==> flow/design.v <==
module fifo #(
    parameter WIDTH = 8,
    parameter DEPTH = 16
)(
    input wire clk,
    input wire rst,
    input wire wr_en,
    input wire rd_en,
    input wire [WIDTH-1:0] din,
    output reg [WIDTH-1:0] dout,
    output wire full,
    output wire empty
);
    reg [WIDTH-1:0] mem [0:DEPTH-1];
    reg [$clog2(DEPTH):0] wr_ptr = 0;
    reg [$clog2(DEPTH):0] rd_ptr = 0;
    reg [$clog2(DEPTH+1):0] count = 0;
    assign full = (count == DEPTH);
    assign empty = (count == 0);
    always @(posedge clk or posedge rst) begin
        if (rst) begin
            wr_ptr <= 0;
            rd_ptr <= 0;
            count <= 0;
        end else begin
            if (wr_en && !full) begin
                mem[wr_ptr] <= din;
                wr_ptr <= wr_ptr + 1;
                count <= count + 1;
            end
            if (rd_en && !empty) begin
                dout <= mem[rd_ptr];
                rd_ptr <= rd_ptr + 1;
                count <= count - 1;
            end
        end
    end
endmodule
module uart_rx_fifo #(
    parameter CLK_FREQ = 50000000,
    parameter BAUD_RATE = 9600
)(
    input wire clk,
    input wire rst,
    input wire rx,
    input wire rd_en,
    output wire [7:0] data_out,
    output wire fifo_empty
);
    localparam BAUD_TICK = CLK_FREQ / BAUD_RATE;
    localparam HALF_BAUD = BAUD_TICK / 2;
    reg [15:0] baud_cnt = 0;
    reg [3:0] bit_idx = 0;
    reg [7:0] rx_data = 0;
    reg rx_busy = 0;
    reg fifo_wr_en = 0;
    fifo #(8, 16) rx_fifo (
        .clk(clk), .rst(rst), .wr_en(fifo_wr_en), .rd_en(rd_en),
        .din(rx_data), .dout(data_out), .full(), .empty(fifo_empty)
    );
    always @(posedge clk or posedge rst) begin
        if (rst) begin
            baud_cnt <= 0;
            bit_idx <= 0;
            rx_busy <= 0;
            fifo_wr_en <= 0;
        end else begin
            fifo_wr_en <= 0;
            if (!rx_busy && !rx) begin
                rx_busy <= 1;
                baud_cnt <= 0;
                bit_idx <= 0;
            end else if (rx_busy) begin
                baud_cnt <= baud_cnt + 1;
                if (bit_idx == 0 && baud_cnt == HALF_BAUD) begin
                    baud_cnt <= 0;
                    bit_idx <= 1;
                end else if (baud_cnt == BAUD_TICK) begin
                    baud_cnt <= 0;
                    if (bit_idx >= 1 && bit_idx <= 8)
                        rx_data[bit_idx-1] <= rx;
                    else if (bit_idx == 9) begin
                        fifo_wr_en <= 1;
                        rx_busy <= 0;
                    end
                    bit_idx <= bit_idx + 1;
                end
            end
        end
    end
endmodule
module uart_tx_fifo #(
    parameter CLK_FREQ = 50000000,   
    parameter BAUD_RATE = 9600
)(
    input wire clk,
    input wire rst,
    input wire wr_en,
    input wire [7:0] data_in,
    output wire tx,
    output wire fifo_full
);
    localparam BAUD_TICK = CLK_FREQ / BAUD_RATE;
    wire fifo_empty;
    reg rd_en = 0;
    reg [15:0] baud_cnt = 0;
    reg [3:0] bit_idx = 0;
    reg [9:0] tx_shift = 10'b1111111111;
    reg tx_busy = 0;
    wire [7:0] fifo_out;
    fifo #(8, 16) tx_fifo (
        .clk(clk), .rst(rst), .wr_en(wr_en), .rd_en(rd_en),
        .din(data_in), .dout(fifo_out), .full(fifo_full), .empty(fifo_empty)
    );
    assign tx = tx_shift[0];
    always @(posedge clk or posedge rst) begin
        if (rst) begin
            baud_cnt <= 0;
            bit_idx <= 0;
            tx_busy <= 0;
            tx_shift <= 10'b1111111111;
            rd_en <= 0;
        end else begin
            if (!tx_busy && !fifo_empty) begin
                rd_en <= 1;
                tx_shift <= {1'b1, fifo_out, 1'b0};  
                tx_busy <= 1;
                bit_idx <= 0;
                baud_cnt <= 0;
            end else begin
                rd_en <= 0;
            end
            if (tx_busy) begin
                if (baud_cnt == BAUD_TICK-1) begin
                    baud_cnt <= 0;
                    tx_shift <= {1'b1, tx_shift[9:1]};
                    bit_idx <= bit_idx + 1;
                    if (bit_idx == 9) tx_busy <= 0;
                end else begin
                    baud_cnt <= baud_cnt + 1;
                end
            end
        end
    end
endmodule
module uart_with_fifo_top (
    input wire clk,
    input wire rst,
    input wire [7:0] tx_data,
    input wire tx_wr_en,
    input wire rx_rd_en,
    input wire rx,
    output wire tx,
    output wire [7:0] rx_data,
    output wire tx_fifo_full,
    output wire rx_fifo_empty
);
    uart_tx_fifo #(.CLK_FREQ(50000000), .BAUD_RATE(9600)) TX (
        .clk(clk), .rst(rst),
        .wr_en(tx_wr_en), .data_in(tx_data),
        .tx(tx), .fifo_full(tx_fifo_full)
    );
    uart_rx_fifo #(.CLK_FREQ(50000000), .BAUD_RATE(9600)) RX (
        .clk(clk), .rst(rst), .rx(rx),
        .rd_en(rx_rd_en), .data_out(rx_data),
        .fifo_empty(rx_fifo_empty)
    );
endmodule
; ---- From RTL to reports: uart_with_fifo_top
; Tool output for the design above, in the order of the flow.
; Lines are those of the file above, counted from 1.
; Not given: --
[setup]
top = uart_with_fifo_top
clock = clk
cell_library = sky130hd
corner = tt_025C_1v80

; ---- After elaboration
; Counts by Yosys on the flattened word-level netlist (proc, flatten, opt, wreduce). Print and check cells are left out. Cells with the same type and inputs are merged into one.
[word_totals]
word_cells = 244
ff_bits = 366
in_bits = 13
[classes]
add_sub_neg = 14
n_eq = 67
compare = 2
reduce_and_logical = 63
shifts = 2
logic = 6
muxes = 40
[op_table]
columns = op, count
row1 = 8-bit case mux with 16-bit select, 2
row2 = 4-bit equality test (second input constant), 34
row3 = 16-bit 2-to-1 mux, 7
row4 = 3-bit AND reduction, 32
row5 = 4-bit by 3-bit equality test with 1-bit output (second input constant), 16
row6 = 1-bit by 33-bit variable shift with 8-bit output, 1
row7 = 1-bit by 33-bit variable shift with 8-bit output (first input constant), 1
row8 = 32-bit negation with 33-bit output, 1
row9 = 16-bit by 1-bit adder with 16-bit output (second input constant), 2
row10 = 16-bit by 13-bit equality test with 1-bit output (second input constant), 2
row11 = 4-bit by 2-bit equality test with 1-bit output (second input constant), 8
row12 = 10-bit 2-to-1 mux, 3
row13 = 4-bit 2-to-1 mux, 7
row14 = 6-bit 2-to-1 mux, 4
row15 = 4-bit logical NOT, 5
row16 = 5-bit by 1-bit adder with 5-bit output (second input constant), 4
row17 = 1-bit 2-to-1 mux, 17
row18 = 16-bit by 12-bit equality test with 1-bit output (second input constant), 1
row19 = 4-bit by 1-bit equality test with 1-bit output (second input constant), 4
row20 = 6-bit by 1-bit adder with 6-bit output (second input constant), 2
row21 = 6-bit by 1-bit subtractor with 6-bit output (second input constant), 2
row22 = 6-bit by 5-bit equality test with 1-bit output (second input constant), 2
row23 = 6-bit logical NOT, 2
row24 = 1-bit logical AND, 8
row25 = 2-bit nonzero test, 4
row26 = 4-bit by 1-bit adder with 4-bit output (second input constant), 2
row27 = 8-bit AND, 1
row28 = 8-bit bitwise OR, 1
; Other operator kinds: 9; their cells: 19.

; ---- Longest topological paths
; Longest topological path by Yosys (ltp), each cell counted once; first at word level (registers and memories cut), then after technology mapping (sequential cells cut; the memories' decode and read muxes count).
[logic_depth]
ltp_word = 7
abc_area = 0
mapped_depth = 13
ltp_nobuf = 12

; ---- After synthesis
; The flow's flattened synthesis, as Yosys stat reports it; memories are mapped. The netlist is that of the ABC_AREA named above (0 if unset); the other value can give another one.
[types]
columns = cell_type, count
row1 = sky130_fd_sc_hd__edfxtp_1, 280
row2 = sky130_fd_sc_hd__dfrtp_1, 72
row3 = sky130_fd_sc_hd__ha_1, 40
row4 = sky130_fd_sc_hd__nand2_1, 95
row5 = sky130_fd_sc_hd__mux2_2, 27
row6 = sky130_fd_sc_hd__dfstp_2, 10
row7 = sky130_fd_sc_hd__o21ai_0, 49
row8 = sky130_fd_sc_hd__a21oi_1, 47
row9 = sky130_fd_sc_hd__a22oi_1, 29
row10 = sky130_fd_sc_hd__nand3_1, 42
row11 = sky130_fd_sc_hd__nor2_1, 56
row12 = sky130_fd_sc_hd__clkbuf_1, 55
row13 = sky130_fd_sc_hd__xnor2_1, 22
row14 = sky130_fd_sc_hd__mux2i_1, 18
row15 = sky130_fd_sc_hd__mux4_2, 8
row16 = sky130_fd_sc_hd__inv_1, 42
row17 = sky130_fd_sc_hd__a221oi_1, 16
row18 = sky130_fd_sc_hd__a222oi_1, 14
; Not listed: further types 62, cells in them 261.
[mapped]
sequential_area_mm2 = 0.0104725
ff_cells = 362
cell_count = 1183
synth_area_mm2 = 0.0159641
; By module: a second synthesis without flattening, with its own total; a netlist apart from the flattened one above.
[unflattened]
cells_unflattened = 1200
area_unflattened_mm2 = 0.0159941
; Each row is one instance without its submodules.
[modules]
columns = module, n_cells, instances, seq_area_mm2, mod_area_mm2
row1 = fifo, 390, 2, 0.0044343, 0.0060658
row2 = uart_rx_fifo, 243, 1, 0.0007908, 0.0021658
row3 = uart_tx_fifo, 177, 1, 0.0008133, 0.0016966
row4 = uart_with_fifo_top, 0, 1, 0, 0

; ---- Worst setup path after synthesis
; Path of least setup slack by OpenSTA after synthesis, without wires, with an ideal clock, recovery checks aside; 20% of the period is set as input and as output delay. Where synthesis merged equal registers, the netlist keeps one of their names.
[synth_timing]
kind = input port to flip-flop
startpoint = input rst
endpoint = register RX.rx_fifo.mem[12][0]
required_ns = 5.707
stages = 4
path_delay_ns = 3.174
setup_slack_ns = 1.690
path_buffers = 1
setup_ns = 0.373
clock_period_ns = 6.08
t_first_pin_ns = 1.216
arrival_time_ns = 4.017
input_delay_ns = 1.216
period_less_setup_slack_ns = 4.39
; "path_delay_ns" = arrival - input delay + setup time.
; "stages": output pins that drive a net of the path, with the launching flip-flop's if there is one; two outputs of one cell count as two.
; "period_less_setup_slack_ns" = period - worst setup slack (recovery checks aside). The figure is calculated, with input and output delays left at 20% of the set period.
; Between the ends stands the longest chain of elaborated cells between them, by number of cells; it is not shown to be the way that was timed. Of several equally long chains one is given.
; Each line given opens the expression or statement behind the cell; cells for indexed reads and writes are added by Yosys, which also makes memories of some case tables.
[synth_via]
path_cell_list = sky130_fd_sc_hd__clkbuf_1 > sky130_fd_sc_hd__inv_1 > sky130_fd_sc_hd__nand4_1 > sky130_fd_sc_hd__nor2_1
elab_chain_len = 2
cone_cells = 2
lines_between = 0
cone_classes = logic (1); reduce/logical (1)
[synth_rtl]
columns = item, line_no
row1 = "start, declared", 148  ; input wire rst,
row2 = 1-bit inverter, --
row3 = 3-bit AND reduction, --
row4 = "end, assigned", 27  ; mem[wr_ptr] <= din;
row5 = "end, declared", 14  ; reg [WIDTH-1:0] mem [0:DEPTH-1];

; ---- Worst path after layout
; Path of least setup slack in the final report of flow run A (OpenROAD, finished layout, wires in). Where an end is a register, its clock arrival counts in the times.
[layout_timing]
kind = flip-flop to flip-flop
startpoint = register RX.bit_idx[0]
endpoint = register RX.rx_data[5]
setup_ns = 0.25
clock_period_ns = 5.25
required_ns = 5.52
arrival_time_ns = 3.79
stages = 12
t_first_pin_ns = 0.52
path_buffers = 0
setup_slack_ns = 1.72
; Between the ends stands the longest chain of elaborated cells between them, by number of cells; it is not shown to be the way that was timed. Of several equally long chains one is given.
; A register here has more assigning lines than the two given.
; Where a signal picks the word or bit written, the line may be left out of the assigning lines.
; The path ends at the data pin of a flip-flop with enable; ways to the enable are not counted.
[layout_via]
path_cell_list = sky130_fd_sc_hd__dfrtp_1 > sky130_fd_sc_hd__inv_1 > sky130_fd_sc_hd__ha_1 > sky130_fd_sc_hd__nand2_1 > sky130_fd_sc_hd__nor2_1 > sky130_fd_sc_hd__nand2_1 > sky130_fd_sc_hd__ha_1 > sky130_fd_sc_hd__nor4b_1 > sky130_fd_sc_hd__nand4_1 > sky130_fd_sc_hd__nor3b_1 > sky130_fd_sc_hd__nand2_1 > sky130_fd_sc_hd__mux2_2
elab_chain_len = 6
cone_cells = 7
lines_between = 1
cone_classes = add/sub (2); shift (2); logic (3)
[layout_rtl]
columns = item, line_no
row1 = "start, declared", 53  ; reg [3:0] bit_idx = 0;
row2 = "start, assigned", 64  ; bit_idx <= 0;
row3 = "start, assigned", 86  ; bit_idx <= bit_idx + 1;
row4 = 4-bit by 1-bit subtractor with 5-bit output, 81  ; rx_data[bit_idx-1] <= rx;
row5 = 32-bit negation with 33-bit output, 81
row6 = 1-bit by 33-bit variable shift with 8-bit output, 81
row7 = 8-bit inverter, 81
row8 = 8-bit AND, 81
row9 = 8-bit bitwise OR, 81
row10 = "end, declared", 54  ; reg [7:0] rx_data = 0;

; Measured data: module uart_with_fifo_top, platform sky130hd, 2 stored runs of the flow under differing settings, order arbitrary. Input and output delays are each 20% of the period that was set; the output load is 0.01 pF.
; "period_less_ws_ns" is the run's clock period less its worst setup slack. It is reckoned from that one timing run; input and output delays stay at 20% of the period that was set.
; "worstPathTime_ns": the worst setup path's part of the clock period (all of it between registers, 20% less for each end at a port) less its slack. A launch clock that arrives late makes it longer, a capture clock that arrives late makes it shorter.
; By "power_total_w" is meant OpenSTA's value without simulated activity: inputs other than the clock are taken to toggle once in ten clock periods, and the tool carries that through the logic.

[flow run A: settings]
period_ns = 5.25
CORE_UTILIZATION = 53
PLACE_DENSITY_LB_ADDON = 0.13
CORE_ASPECT_RATIO = 1.2
CELL_PAD_IN_SITES_GLOBAL_PLACEMENT = 0
CELL_PAD_IN_SITES_DETAIL_PLACEMENT = 0
GPL_TIMING_DRIVEN = 1
CAP_MARGIN = 35
MIN_ROUTING_LAYER = met2
CORE_MARGIN = 2
SLEW_MARGIN = 20
[flow run A: results]
period_less_ws_ns = 3.527
cell_area_final_mm2 = 0.0177971
timing.hold.ws_ns = 0.474
fin_ws_ns = 1.723
fin_tns_ns = 0.000
layout_utilization_pct = 60.1
power_total_w = 0.007695
die_mm2 = 0.0315309
yosys_chip_area_mm2 = 0.0159641
worstPathTime_ns = 3.53
worst_path_kind = flip-flop to flip-flop

[flow run B: settings]
period_ns = 5.67
CAP_MARGIN = 20
CORE_MARGIN = 2
CORE_UTILIZATION = 40
SLEW_MARGIN = 20
[flow run B: results]
period_less_ws_ns = 3.605
cell_area_final_mm2 = 0.0179347
timing.hold.ws_ns = 0.471
fin_ws_ns = 2.065
fin_tns_ns = 0.000
layout_utilization_pct = 45.3
power_total_w = 0.007056
die_mm2 = 0.0415243
yosys_chip_area_mm2 = 0.0159641
worstPathTime_ns = 2.47
worst_path_kind = flip-flop to output port
